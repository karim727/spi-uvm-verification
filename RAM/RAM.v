==> flow/design.v <==
package RAM_shared_pkg;
    parameter RUNS = 1000;
endpackage
module RAM (din,clk,rst_n,rx_valid,dout,tx_valid);
input      [9:0] din;
input            clk, rst_n, rx_valid;
output reg [7:0] dout;
output reg       tx_valid;
reg [7:0] MEM [255:0];
reg [7:0] Rd_Addr, Wr_Addr;
always @(posedge clk) begin
    if (~rst_n) begin
        dout <= 0;
        Rd_Addr <= 0;
        Wr_Addr <= 0;
    end
    else                                           
        if (rx_valid) begin
            case (din[9:8])
                2'b00 : Wr_Addr <= din[7:0];  
                2'b01 : MEM[Wr_Addr] <= din[7:0];  
                2'b10 : Rd_Addr <= din[7:0];  
                2'b11 : dout <= MEM[Rd_Addr];  
                default : dout <= 0;
            endcase
        end
    tx_valid <= (din[9] && din[8] && rx_valid && rst_n)? 1'b1 : 1'b0; 
end
endmodule
Reports on RAM --
Tool output for the design above, in the order of the flow. Line numbers count from 1 in the design file above. Cell names lack the library's common part. A cell with n/a has no value.
Inputs: top module RAM, clock clk, cell library sky130hd, corner tt_025C_1v80

After elaboration --
Counts by Yosys on the flattened word-level netlist (proc, flatten, opt, wreduce; memories kept). Register bits leave out memories and registers merged into their read ports (data or address); mux counts leave out enables and synchronous resets folded into registers. Print and check cells are left out. Cells with the same type and inputs are merged into one. Yosys's memory passes give these memory sizes; they may raise the number of words (mostly to a power of two), join words into wider ones and drop unused or constant bits.
Storage and ports: elaborated cells 26, bits in registers 17, memories kept 1, bits in writable memories 2048, input port bits 13, word width x clocked read ports 8
Memories:
- MEM | depth 256, bits a word 8, read ports 1, wr ports 1, line 9 | reg [7:0] MEM [255:0];
Cells by class: mux-type cells 10, reduce/logical cells 9, eq/ne operators 3
Operators by type and width (count):
- 8-bit two-way mux | 6
- 2-bit AND reduction | 3
- 2-bit == test with constant B | 2
- 1-bit logical AND | 3
- 3-bit OR reduction | 1
- 1-bit two-way mux | 3
- 2-bit by 1-bit == test with 1-bit output with constant B | 1
- 2-bit logical NOT | 1
- 1-bit case mux with 2-bit select | 1
- 1-bit logical NOT | 1

Longest topological paths --
Longest topological path by Yosys (ltp), each cell counted once; first at word level (registers and memories cut), then after technology mapping (sequential cells cut; the memories' decode and read muxes count).
Logic depth: word-level depth 5, ABC_AREA 0, gate-level depth with buffers 12, depth with buffers taken out 7

Mapped cells and area --
Source: synth_stat.txt of the flow (Yosys; design flattened, memories mapped). It holds for the ABC_AREA given above (unset counts as 0); a run with the other value may have another netlist.
Cell types:
- edfxtp_1 | count 2048, area in all 6.15E+04 µm²
- mux4_2 | count 434, area in all 9.77E+03 µm²
- mux2i_1 | count 251, area in all 2512.41 µm²
- nor2_1 | count 283, area in all 1.06E+03 µm²
- a221oi_1 | count 98, area in all 858.323 µm²
- o21ai_0 | count 116, area in all 580.557 µm²
- dfxtp_1 | count 25, area in all 500.48 µm²
- clkbuf_1 | count 116, area in all 435.418 µm²
- a22oi_1 | count 46, area in all 345.331 µm²
- buf_2 | count 63, area in all 315.302 µm²
- buf_4 | count 40, area in all 300.288 µm²
- mux2_2 | count 19, area in all 213.955 µm²
- nand4_1 | count 32, area in all 200.192 µm²
- nor2b_1 | count 30, area in all 187.68 µm²
- buf_6 | count 16, area in all 180.173 µm²
- nand3_1 | count 35, area in all 175.168 µm²
- a21oi_1 | count 32, area in all 160.154 µm²
- nand2_1 | count 36, area in all 135.13 µm²
Other cell types: 27; their cells: 107.
Synthesis totals: flip-flop cells 2073, synthesis area 80214.4 µm², sequential part of the area 61999.5 µm², cells in the netlist 3827

Timing after synthesis --
OpenSTA on the mapped netlist: ideal clock, no wires. The path of least setup slack (recovery checks aside). Input and output delay are each 20% of the period. Register names are those of the netlist, which keeps one name where synthesis merged equal registers.
Timing after synthesis: kind input-to-reg, start input port din[9], end memory MEM[234][0], clock period 2790 ps, arrival 2127 ps, driving pins on the path 6, slack 293 ps, data required time 2420 ps, buffers on the path 3, path delay 1939 ps, launch time at the first pin 558 ps, synthesis period reached 2497 ps
"path delay" = arrival - input delay + setup time. "driving pins on the path" counts driving pins, that of a launching flip-flop among them; a cell with two outputs on the path counts twice. "synthesis period reached" is the clock period less the worst setup slack; recovery checks do not enter. This is arithmetic on one report: input and output delays are still those of the set period (20% each). Between the ends stands the longest chain of elaborated cells between them, by number of cells; it is not shown to be the way that was timed. Of several equally long chains one is given. Each line given opens the expression or statement behind the cell; cells for indexed reads and writes are added by Yosys, which also makes memories of some case tables. The path ends at the enable pin of a flip-flop; only ways to that pin are counted.
Between the ends, after synthesis: cells stage by stage and4b_1 -> clkbuf_1 -> buf_1 -> nand3_1 -> clkbuf_1 -> nor2_1, length of the longest elaborated chain 5, elaborated cells on any way between the ends 11, those cells by class eq/ne (3); mux (6); reduce/logical (2)
Ends and longest elaborated chain, after synthesis:
- from (decl) | line 5 | input      [9:0] din;
- 2-bit == test | line 19 | case (din[9:8])
- 3-bit OR reduction
- 1-bit case mux with 2-bit select | line 19
- 1-bit two-way mux | line 18 | if (rx_valid) begin
- 1-bit two-way mux | line 12 | if (~rst_n) begin
- to (decl) | line 9 | reg [7:0] MEM [255:0];

Worst path after layout --
Path of least setup slack in the final report of job 1 (OpenROAD, finished layout, wires in). Where an end is a register, its clock arrival counts in the times. The path's times are printed in steps of 10 ps; the period is the one set.
Timing after layout: kind reg-to-reg, start register Rd_Addr[0], end register dout[5], driving pins on the path 10, clock period 1620 ps, arrival 3600 ps, launch time at the first pin 840 ps, slack -1260 ps, data required time 2330 ps, buffers on the path 4
Between the ends, after layout: cells stage by stage dfxtp_4 -> buf_12 -> buf_8 -> buf_12 -> buf_12 -> mux4_2 -> mux4_2 -> a311o_1 -> a22oi_2 -> a21oi_1
Ends and longest elaborated chain, after layout:
- from (decl) | line 10 | reg [7:0] Rd_Addr, Wr_Addr;
- from (assign) | line 14 | Rd_Addr <= 0;
- from (assign) | line 22 | 2'b10 : Rd_Addr <= din[7:0];
- to (decl) | line 7 | output reg [7:0] dout;
Chain of elaborated cells between the ends: none given.

--- measured runs ---
Design RAM on sky130hd. What follows are 2 stored runs of the flow, each under its own settings; their order means nothing. The constraints put input and output delay at 20% of the set period each and load the outputs with 0.01 pF.
"period reached" = clock period - worst setup slack. The figure is calculated, with input and output delays left at 20% of the set period.
"worst setup path time": the worst setup path's part of the clock period (all of it between registers, 20% less for each end at a port) less its slack. A launch clock that arrives late makes it longer, a capture clock that arrives late makes it shorter.
By "total power of the final layout" is meant OpenSTA's value without simulated activity: inputs other than the clock are taken to toggle once in ten clock periods, and the tool carries that through the logic.
"worst setup path time" is given in steps of 10 ps.

* Job 1 | settings: period_ns 1.62; CAP_MARGIN 20; CORE_MARGIN 2; CORE_UTILIZATION 40; SLEW_MARGIN 20 | results: worst hold slack in the final report 297 ps; post-route setup TNS -113280 ps; chip area in the Yosys report 80214.4 µm²; utilization 0.513; worst setup path time 2880 ps; kind of the worst setup path reg-to-reg; standard-cell area after routing 102287.0 µm²; total power of the final layout 110.174 mW; period reached 2883 ps; overall die area 204132.0 µm²; lowest setup slack -1263 ps
* Job 2 | settings: period_ns 1.53; CORE_UTILIZATION 34; PLACE_DENSITY_LB_ADDON 0.09; CORE_ASPECT_RATIO 0.52; CELL_PAD_IN_SITES_DETAIL_PLACEMENT 0; SLEW_MARGIN 10; MIN_ROUTING_LAYER met1; CAP_MARGIN 20; CORE_MARGIN 2 | results: utilization 0.451; total power of the final layout 117.001 mW; period reached 2925 ps; worst setup path time 2920 ps; kind of the worst setup path reg-to-reg; overall die area 240038.0 µm²; chip area in the Yosys report 80214.4 µm²; standard-cell area after routing 105765.0 µm²; post-route setup TNS -316205 ps; lowest setup slack -1395 ps; worst hold slack in the final report 110 ps
--- end ---
