==> flow/design.v <==
package RAM_shared_pkg;
    parameter RUNS = 1000;
endpackage
module RAM_golden(din,clk,rst_n,rx_valid,dout,tx_valid);
parameter MEM_DEPTH=256,ADDR_SIZE=8;
input clk,rst_n,rx_valid;
input [9:0] din;
output reg [7:0] dout;
output reg tx_valid;
reg [7:0] mem [255:0];
reg [7:0] addr_wr,addr_rd;
always @(posedge clk) begin
    if(~rst_n) begin
        dout<=0;
        tx_valid<=0;
        addr_wr<=0;
        addr_rd<=0;
    end
    else begin
        tx_valid<=0;
        if(rx_valid) begin
            if (din[9:8] == 2'b00)  
                addr_wr <= din[7:0];
            else if (din[9:8] == 2'b01)  
                mem[addr_wr] <= din[7:0];
            else if(din[9:8] == 2'b10)  
                addr_rd <= din[7:0];
            else if (din[9:8] == 2'b11) begin  
                dout <= mem[addr_rd];
                tx_valid <= 1;
            end
        end
    end
end
endmodule
# --- Reports on RAM_golden ---
# Tool output for the design above, in the order of the flow.
# Line numbers count from 1 in the design file above.
# Cell names lack the library's common part.
design:
  design: "RAM_golden"
  clock: "clk"
  cell_library: "sky130hd"
  corner: "tt_025C_1v80"

# --- Elaborated design ---
# Counts by Yosys on the flattened word-level netlist (proc, flatten, opt, wreduce; memories kept). Register bits leave out memories and registers merged into their read ports (data or address); mux counts leave out enables and synchronous resets folded into registers. Print and check cells are left out. Cells with the same type and inputs are merged into one.
# Memory sizes are those after Yosys's memory passes, which may raise the word count (mostly to a power of two), join words into wider ones and drop unused or constant bits.
op_classes:
  n_eq: 3
  compare: 0
  n_reduce_logical: 6
  n_mux: 13
  add_sub_neg: 0
  logic: 5
  multipliers: 0
  div: 0
  n_shift: 0
op_table:
  columns: ["operator", "count"]
  rows:
  - ["2-to-1 mux 8 bit", 8]
  - ["inverter 1 bit", 5]
  - ["AND reduction 5 bit", 1]
  - ["OR reduction 5 bit", 1]
  - ["2-to-1 mux 1 bit", 5]
  - ["== test 2 bit (second input constant)", 2]
  - ["AND reduction 4 bit", 1]
  - ["== test 2 x 1 -> 1 bit (second input constant)", 1]
  - ["logical NOT 2 bit", 1]
  - ["AND reduction 2 bit", 1]
  - ["logical NOT 1 bit", 1]
word_totals:
  output_inout_bits: 9
  word_cells: 31
  latch_bits: 0
  romBits: 0
  clocked_rd_ports_x_width: 8
  mem_count: 1
  mem_bits_rw: 2048
  ff_bits: 17
memory_table:
  columns: ["name", "size", "word_bits", "read_ports", "write_ports", "line_no", "rtl"]
  rows:
  - ["mem", 256, 8, 1, 1, 10, "reg [7:0] mem [255:0];"]

# --- Depth ---
# Longest topological path by Yosys (ltp), each cell counted once; first at word level (registers and memories cut), then after technology mapping (sequential cells cut; the memories' decode and read muxes count).
depth:
  word_depth: 5
  ABC_AREA: 0
  mapped_depth: 13

# --- Netlist ---
# Yosys stat after the flow's synthesis: flattened, memories mapped to cells. It holds for the ABC_AREA given above (unset counts as 0); a run with the other value may have another netlist.
by_type:
  columns: ["cell", "count", "type_area_um2"]
  rows:
  - ["edfxtp_1", 2048, 6.15E+04]
  - ["mux4_2", 435, 9.8E+03]
  - ["mux2i_1", 215, 2.15E+03]
  - ["nor2_1", 356, 1.34E+03]
  - ["dfxtp_1", 25, 500.48]
  - ["o22ai_1", 79, 494.224]
  - ["nand2_1", 122, 457.939]
  - ["buf_6", 37, 416.65]
  - ["clkbuf_1", 89, 334.07]
  - ["nand3_1", 62, 310.298]
  - ["buf_2", 58, 290.278]
  - ["a22oi_1", 35, 262.752]
  - ["buf_4", 33, 247.738]
  - ["mux4_1", 8, 210.202]
  - ["buf_12", 9, 180.173]
  - ["a2111oi_0", 20, 175.168]
  - ["a21oi_1", 34, 170.163]
  - ["o221ai_1", 19, 166.41]
# Not listed: further types 48, cells in them 282.
mapped:
  buf_cells: 240
  ffs: 2073
  cell_count: 3966
  sequential_area_mm2: 0.0619995
  yosys_area_mm2: 0.0810102

# --- Worst setup path after synthesis ---
# Source: OpenSTA report_checks on the synthesized netlist (no wires, ideal clock, input and output delay 20% of the period each), path of least setup slack; recovery checks are left aside. Register names are those of the netlist, which keeps one name where synthesis merged equal registers.
synth_path:
  path_kind: "input to register"
  from: "input port rx_valid"
  to: "memory mem[234][0]"
  launch_ns: 0.498
  t_arrival_ns: 2.283
  path_buffers: 4
  path_stages: 7
  input_delay_ns: 0.498
  setup_ns: 0.370
  required_time_ns: 2.120
  tclk_ns: 2.49
  slack_ns: -0.163
  path_delay_ns: 2.155
  period_less_setup_slack_ns: 2.653
# "path_delay_ns" = arrival - input delay + setup time.
# "path_stages": output pins that drive a net of the path, with the launching flip-flop's if there is one; two outputs of one cell count as two.
# "period_less_setup_slack_ns" = period - worst setup slack (recovery checks aside). The figure is calculated, with input and output delays left at 20% of the set period.
# Between the ends stands the longest chain of elaborated cells between them, by number of cells; it is not shown to be the way that was timed. Of several equally long chains one is given.
# Each line given opens the expression or statement behind the cell; cells for indexed reads and writes are added by Yosys, which also makes memories of some case tables.
# Only ways into the end's enable, where the timed path ends, are counted here.
synth_between:
  path_cell_list: "clkbuf_1 and3_1 clkbuf_1 clkbuf_1 nand3_1 clkbuf_1 nor2_1"
  elab_chain_len: 2
  cone_cells: 4
  lines_between: 2
synth_lines:
  columns: ["item", "line_no", "rtl"]
  rows:
  - ["start, declared", 6, "input clk,rst_n,rx_valid;"]
  - ["2-to-1 mux 8 bit", 21, "if(rx_valid) begin"]
  - ["2-to-1 mux 8 bit", 13, "if(~rst_n) begin"]
  - ["end, declared", 10, "reg [7:0] mem [255:0];"]

# --- Timing after layout ---
# Path of least setup slack in the final report of flow run 1 (OpenROAD, finished layout, wires in). Where an end is a register, its clock arrival counts in the times.
layout_path:
  path_kind: "register to register"
  from: "register addr_rd[0]"
  to: "register dout[6]"
  required_time_ns: 6.02
  slack_ns: 0.84
  path_stages: 10
  path_buffers: 3
  tclk_ns: 5.29
  launch_ns: 0.85
  t_arrival_ns: 5.18
  setup_ns: 0.11
layout_between:
  path_cell_list: "dfxtp_4 buf_12 buf_4 mux4_2 a2111oi_0 buf_4 a2111oi_0 nand4_1 nor2_1 a221o_1"
layout_lines:
  columns: ["item", "line_no", "rtl"]
  rows:
  - ["start, declared", 11, "reg [7:0] addr_wr,addr_rd;"]
  - ["start, assigned", 17, "addr_rd<=0;"]
  - ["start, assigned", 27, "addr_rd <= din[7:0];"]
  - ["end, declared", 8, "output reg [7:0] dout;"]
# No chain of elaborated cells between the ends is given.

# Below are 2 stored runs of the flow (Yosys, OpenROAD; platform sky130hd) on RAM_golden, each with its settings and what was measured, unordered. Constraints: input delay and output delay 20% of the set period each, output load 0.01 pF.
# "period_reached_ns" means the clock period less the worst setup slack. The figure is calculated, with input and output delays left at 20% of the set period.
# "design_power_uw" is the tool's figure for a default switching activity; nothing was simulated.
runs:
  - name: "flow run 1"
    settings:
      period_ns: 5.29
      CAP_MARGIN: 20
      CORE_MARGIN: 2
      CORE_UTILIZATION: 40
      SLEW_MARGIN: 20
    results:
      finish.stdcell_area_mm2: 0.0911161
      hold_ws_ns: 0.600
      design_die_area_mm2: 0.206143
      yosys.chip_area_mm2: 0.0810102
      setup_worst_slack_ns: 0.844
      total_negative_slack_ns: 0.000
      design_power_uw: 33218
      period_reached_ns: 4.446
  - name: "flow run 2"
    settings:
      period_ns: 4.81
      CORE_UTILIZATION: 66
      SETUP_SLACK_MARGIN: 0.2
      PLACE_DENSITY: 0.9
      CORE_MARGIN: 4
      CELL_PAD_IN_SITES_GLOBAL_PLACEMENT: 0
      CELL_PAD_IN_SITES_DETAIL_PLACEMENT: 0
      ABC_AREA: 1
      GPL_ROUTABILITY_DRIVEN: 0
      CTS_CLUSTER_SIZE: 76
      CAP_MARGIN: 5
      MIN_ROUTING_LAYER: "met2"
      MAX_ROUTING_LAYER: "met4"
      SLEW_MARGIN: 20
    outcome: "no results, routing failed with GRT-0116"
