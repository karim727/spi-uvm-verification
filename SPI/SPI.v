==> flow/design.v <==
package RAM_shared_pkg;
    parameter RUNS = 1000;
endpackage
module SPI(MOSI,SS_n,clk,rst_n,tx_data,tx_valid,MISO,rx_data,rx_valid);
parameter IDLE=3'b000,CHK_CMD=3'b001,WRITE=3'b010,READ_ADD=3'b011,READ_DATA=3'b100;
input MOSI,SS_n,clk,rst_n,tx_valid;
input [7:0] tx_data;
output reg MISO,rx_valid;
output reg [9:0] rx_data;
reg [9:0] MOSI_reg;
reg [2:0]cs,ns;
reg [3:0] count;
reg flag=1;
always @(posedge clk) begin
    if(~rst_n) 
        cs<=IDLE;
    else
        cs<=ns;
end
always @(posedge clk) begin
    if(~rst_n) begin
        rx_data<=0;
        rx_valid<=0;
        MISO<=0;
        MOSI_reg <=0;
    end
    else begin
        if(cs==IDLE)
            rx_valid<=0;
        if(cs==CHK_CMD)
            count<=10;
        if(cs==WRITE || cs==READ_ADD) begin
            if (count > 0) begin
                    MOSI_reg[count-1] <= MOSI;
                    count <= count - 1;
                end
                else begin
                    rx_data <= MOSI_reg;
                    rx_valid <= 1;
                    if(cs==READ_ADD) flag <=0;
                end
        end
        else if(cs==READ_DATA) begin
            if (tx_valid) begin
                    rx_valid <= 0;
                    if (count > 0) begin
                        MISO <= tx_data[count-1];
                        count <= count - 1;
                    end
                    else begin
                        flag <= 1;
                    end
                end
                else begin
                    if (count > 0) begin
                        MOSI_reg[count-1] <= MOSI;
                        count <= count - 1;
                    end
                    else begin
                        rx_data <= MOSI_reg;
                        rx_valid <= 1;
                        count <= 8;
                    end
                end
        end            
    end
end
always @(cs,SS_n,MOSI,flag) begin
    case (cs)
        IDLE:
        if(SS_n)
            ns=IDLE;
        else
            ns=CHK_CMD;
        CHK_CMD:
        if(SS_n)
            ns=IDLE;
        else begin
            if(~MOSI)
                ns=WRITE;
            else if(MOSI) begin
                if(flag) begin
                    ns=READ_ADD;
                end
                else begin
                    ns=READ_DATA;
                end
            end
        end
        WRITE:
        if(SS_n)
            ns=IDLE;
        else
            ns=WRITE;
        READ_ADD:
        if(SS_n)
            ns=IDLE;
        else
            ns=READ_ADD;
        READ_DATA:
        if(SS_n)
            ns=IDLE;
        else
            ns=READ_DATA;            
        default: ns=IDLE;
    endcase
end
endmodule
* Reports on SPI *
What the tools print for SPI, step after step.
Lines are those of the file above, counted from 1.
Operators: Yosys type, input widths -> output width; for muxes data width and select width s.
Cell names lack the library's common part.
A cell with n/a has no value.

set-up
  top = SPI
  clock port = clk
  standard-cell library = sky130hd
  library corner = tt_025C_1v80

* Elaborated design *
Yosys after proc, flatten, opt, wreduce and memory -nomap, before mapping. Memory bits, and registers merged into a memory's read port (data or address), are not among the register bits. Print and check cells are not counted. Equal cells are merged and count once.

operators by class
  shift operators = 3
  add/sub/neg operators = 2
  reductions and logical operators = 7
  muxes and demuxes = 33
  eq/ne operators = 6
  bitwise logic cells = 5
  order comparisons = 1

operator list
  cell                     number
  $mux 10                  8
  $shift 1x33->10          1
  $shift 1x33->10 const A  1
  $neg 32->33              1
  $shiftx 8x32->1          1
  $mux 4                   6
  $pmux 3 s5               1
  $mux 1                   12
  $mux 3                   4
  $and 10x10->10           1
  $or 10x10->10            1
  $not 10->10              1
  $eq 3x2->1 const B       2
  $sub 4x1->5 const B      1
  $reduce_and 5->1         1
  $ne 2x1->1 const B       2
  $reduce_bool 2->1        2
  $gt 4x1->1 const B       1
  $reduce_and 4->1         1
  $mux 2                   2
  $eq 3x1->1 const B       1
  $eq 3x3->1 const B       1
  $logic_not 3->1          1
  $not 1->1                2
  $reduce_and 2->1         1
  $logic_or 1x1->1         1

word-level totals
  bits of input ports = 13
  output and inout bits = 12
  register bits after elaboration = 30
  elaborated cells = 64

* Longest topological paths *
Depth = most cells in a row (Yosys ltp): at word level without a register or memory, in the mapped netlist without a sequential cell, where the memories' decode and read muxes count.

depth
  depth in word-level cells = 10
  ABC_AREA = 0
  gate-level depth with buffers = 14
  depth with buffers taken out = 12

* Netlist *
Yosys stat after the flow's synthesis: flattened, memories mapped to cells. It holds for the ABC_AREA given above (unset counts as 0); a run with the other value may have another netlist.

mapped netlist
  buffers = 9
  sequential area = 690.7 um^2
  cell count = 205
  flip-flop cells = 32
  cell area after synthesis = 1,968.1 um^2

cells by type
  cell      number  total area (um^2)
  dfxtp_1   27      540.518
  mux2i_1   21      210.202
  edfxtp_1  5       150.144
  ha_1      9       112.608
  nand2_1   25      93.84
  nor2b_1   11      68.816
  nand2b_1  8       50.048
  mux4_2    2       45.043
  nor2_1    11      41.29
  inv_1     10      37.536
  nor3_4    2       32.531
  a31oi_1   5       31.28
  or3_1     5       31.28
  a21oi_1   6       30.029
  o32ai_4   1       27.526
  or4b_4    2       27.526
  xor2_4    1       27.526
  nor3b_2   2       25.024

Not listed: further types 30, cells in them 52.

* Timing after synthesis *
Source: OpenSTA report_checks on the synthesized netlist (no wires, ideal clock, input and output delay 20% of the period each), path of least setup slack; recovery checks are left aside. Register names are those of the netlist, which keeps one name where synthesis merged equal registers.

timing path post-synthesis
  path kind = reg2reg
  start = register count[0]
  end = register MOSI_reg[2]
  data arrival time = 3.073 ns
  period = 3.46 ns
  stages on the path = 12
  library setup time = 0.073 ns
  required time = 3.387 ns
  delay of the path = 3.146 ns
  setup slack = 0.314 ns
  path buffers = 2
  launch time at the first pin = 0.000 ns
  period reached after synthesis = 3.146 ns

"delay of the path" = arrival - input delay + setup time.
"stages on the path": output pins that drive a net of the path, with the launching flip-flop's if there is one; two outputs of one cell count as two.
"period reached after synthesis" = period - worst setup slack (recovery checks aside). The figure is calculated, with input and output delays left at 20% of the set period.
Between the ends stands the longest chain of elaborated cells between them, by number of cells; it is not shown to be the way that was timed. Of several equally long chains one is given.
Each line given opens the expression or statement behind the cell; cells for indexed reads and writes are added by Yosys, which also makes memories of some case tables.
At most two assigning lines are given for a register; there are more.
Lines with a computed index may be missing from the assigning lines.

between the ends, post-synthesis
  path through = edfxtp_1 > buf_6 > inv_1 > ha_1 > buf_4 > nand3_1 > ha_1 > or4b_4 > nor3_4 > nor2_2 > nor4b_4 > mux2i_1
  cells in the longest elaborated chain = 10
  elaborated cells between the ends (all ways) = 12
  classes of those cells = add/sub: 2; compare: 1; shift: 2; mux: 4; logic: 3

ends and longest elaborated chain, post-synthesis
  item             RTL line  RTL
  from (decl)      12        reg [3:0] count;
  from (assign)    35        count <= count - 1;
  from (assign)    48        count <= count - 1;
  $sub 4x1->5      56        MOSI_reg[count-1] <= MOSI;
  $neg 32->33      56
  $shift 1x33->10  56
  $not 10->10      56
  $and 10x10->10   56
  $or 10x10->10    56
  $mux 10          55        if (count > 0) begin
  $mux 10          44        if (tx_valid) begin
  $mux 10          43        else if(cs==READ_DATA) begin
  $mux 10          32        if(cs==WRITE || cs==READ_ADD) begin
  to (assign)      25        MOSI_reg <=0;
  to (decl)        10        reg [9:0] MOSI_reg;

* Worst path after layout *
From the final timing report of flow run A: the path of least setup slack in the routed layout; clock arrival at registers is part of the times.

timing path post-layout
  path kind = reg2reg
  start = register count[0]
  end = register MOSI_reg[8]
  library setup time = 0.07 ns
  required time = 3.65 ns
  period = 3.44 ns
  stages on the path = 11
  launch time at the first pin = 0.28 ns
  setup slack = 0.51 ns
  data arrival time = 3.14 ns
  path buffers = 0

Between the ends stands the longest chain of elaborated cells between them, by number of cells; it is not shown to be the way that was timed. Of several equally long chains one is given.
At most two assigning lines are given for a register; there are more.
Lines with a computed index may be missing from the assigning lines.

between the ends, post-layout
  path through = edfxtp_1 > inv_4 > ha_4 > nand2_4 > or3_4 > ha_4 > or4b_4 > nor3_4 > o21ba_4 > nor3b_4 > mux2i_1
  cells in the longest elaborated chain = 10
  elaborated cells between the ends (all ways) = 12
  classes of those cells = add/sub: 2; compare: 1; shift: 2; mux: 4; logic: 3

ends and longest elaborated chain, post-layout
  item             RTL line  RTL
  from (decl)      12        reg [3:0] count;
  from (assign)    35        count <= count - 1;
  from (assign)    48        count <= count - 1;
  $sub 4x1->5      56        MOSI_reg[count-1] <= MOSI;
  $neg 32->33      56
  $shift 1x33->10  56
  $not 10->10      56
  $and 10x10->10   56
  $or 10x10->10    56
  $mux 10          55        if (count > 0) begin
  $mux 10          44        if (tx_valid) begin
  $mux 10          43        else if(cs==READ_DATA) begin
  $mux 10          32        if(cs==WRITE || cs==READ_ADD) begin
  to (assign)      25        MOSI_reg <=0;
  to (decl)        10        reg [9:0] MOSI_reg;

Add stored flow runs of SPI

Top module SPI; platform sky130hd; tools Yosys and OpenROAD; 2 stored runs in no particular order. Input and output delays are each 20% of the period that was set; the output load is 0.01 pF.
By "period achieved" is meant the clock period of the run minus its worst setup slack. This is arithmetic on one report: input and output delays are still those of the set period (20% each).
"time of the worst setup path" = time allowed to the worst setup path (clock period - input delay - output delay, where it has them) - its slack; a late launch clock adds to it, a late capture clock takes from it.
"power consumption": no workload was simulated; the value follows from the tool's default switching activity.
Settings: . = not set for that run.

setting or result                         flow run A  flow run B
period_ns                                 3.44        6.15
SETUP_SLACK_MARGIN                        0.64        -0.08
CAP_MARGIN                                20          25
CORE_MARGIN                               2           5
CORE_UTILIZATION                          40          67
SLEW_MARGIN                               20          5
PLACE_DENSITY_LB_ADDON                    .           0.27
TNS_END_PERCENT                           .           80
ABC_AREA                                  .           0
MAX_ROUTING_LAYER                         .           met4
chip area after synthesis (Yosys) (um^2)  1,968.1     1,968.1
area inside the die boundary (um^2)       5,497.5     4,121.6
standard-cell area after layout (um^2)    2,646.3     2,264.7
post-route utilization (%)                56.0        81.4
setup slack of the worst path (ns)        0.507       2.361
total negative setup slack (ns)           0.000       0.000
worst-case hold slack (ns)                0.445       0.445
power consumption (uW)                    920.4       461.6
period achieved (ns)                      2.933       3.789
time of the worst setup path (ns)         2.93        3.79
class of the worst setup path             reg2reg     reg2reg
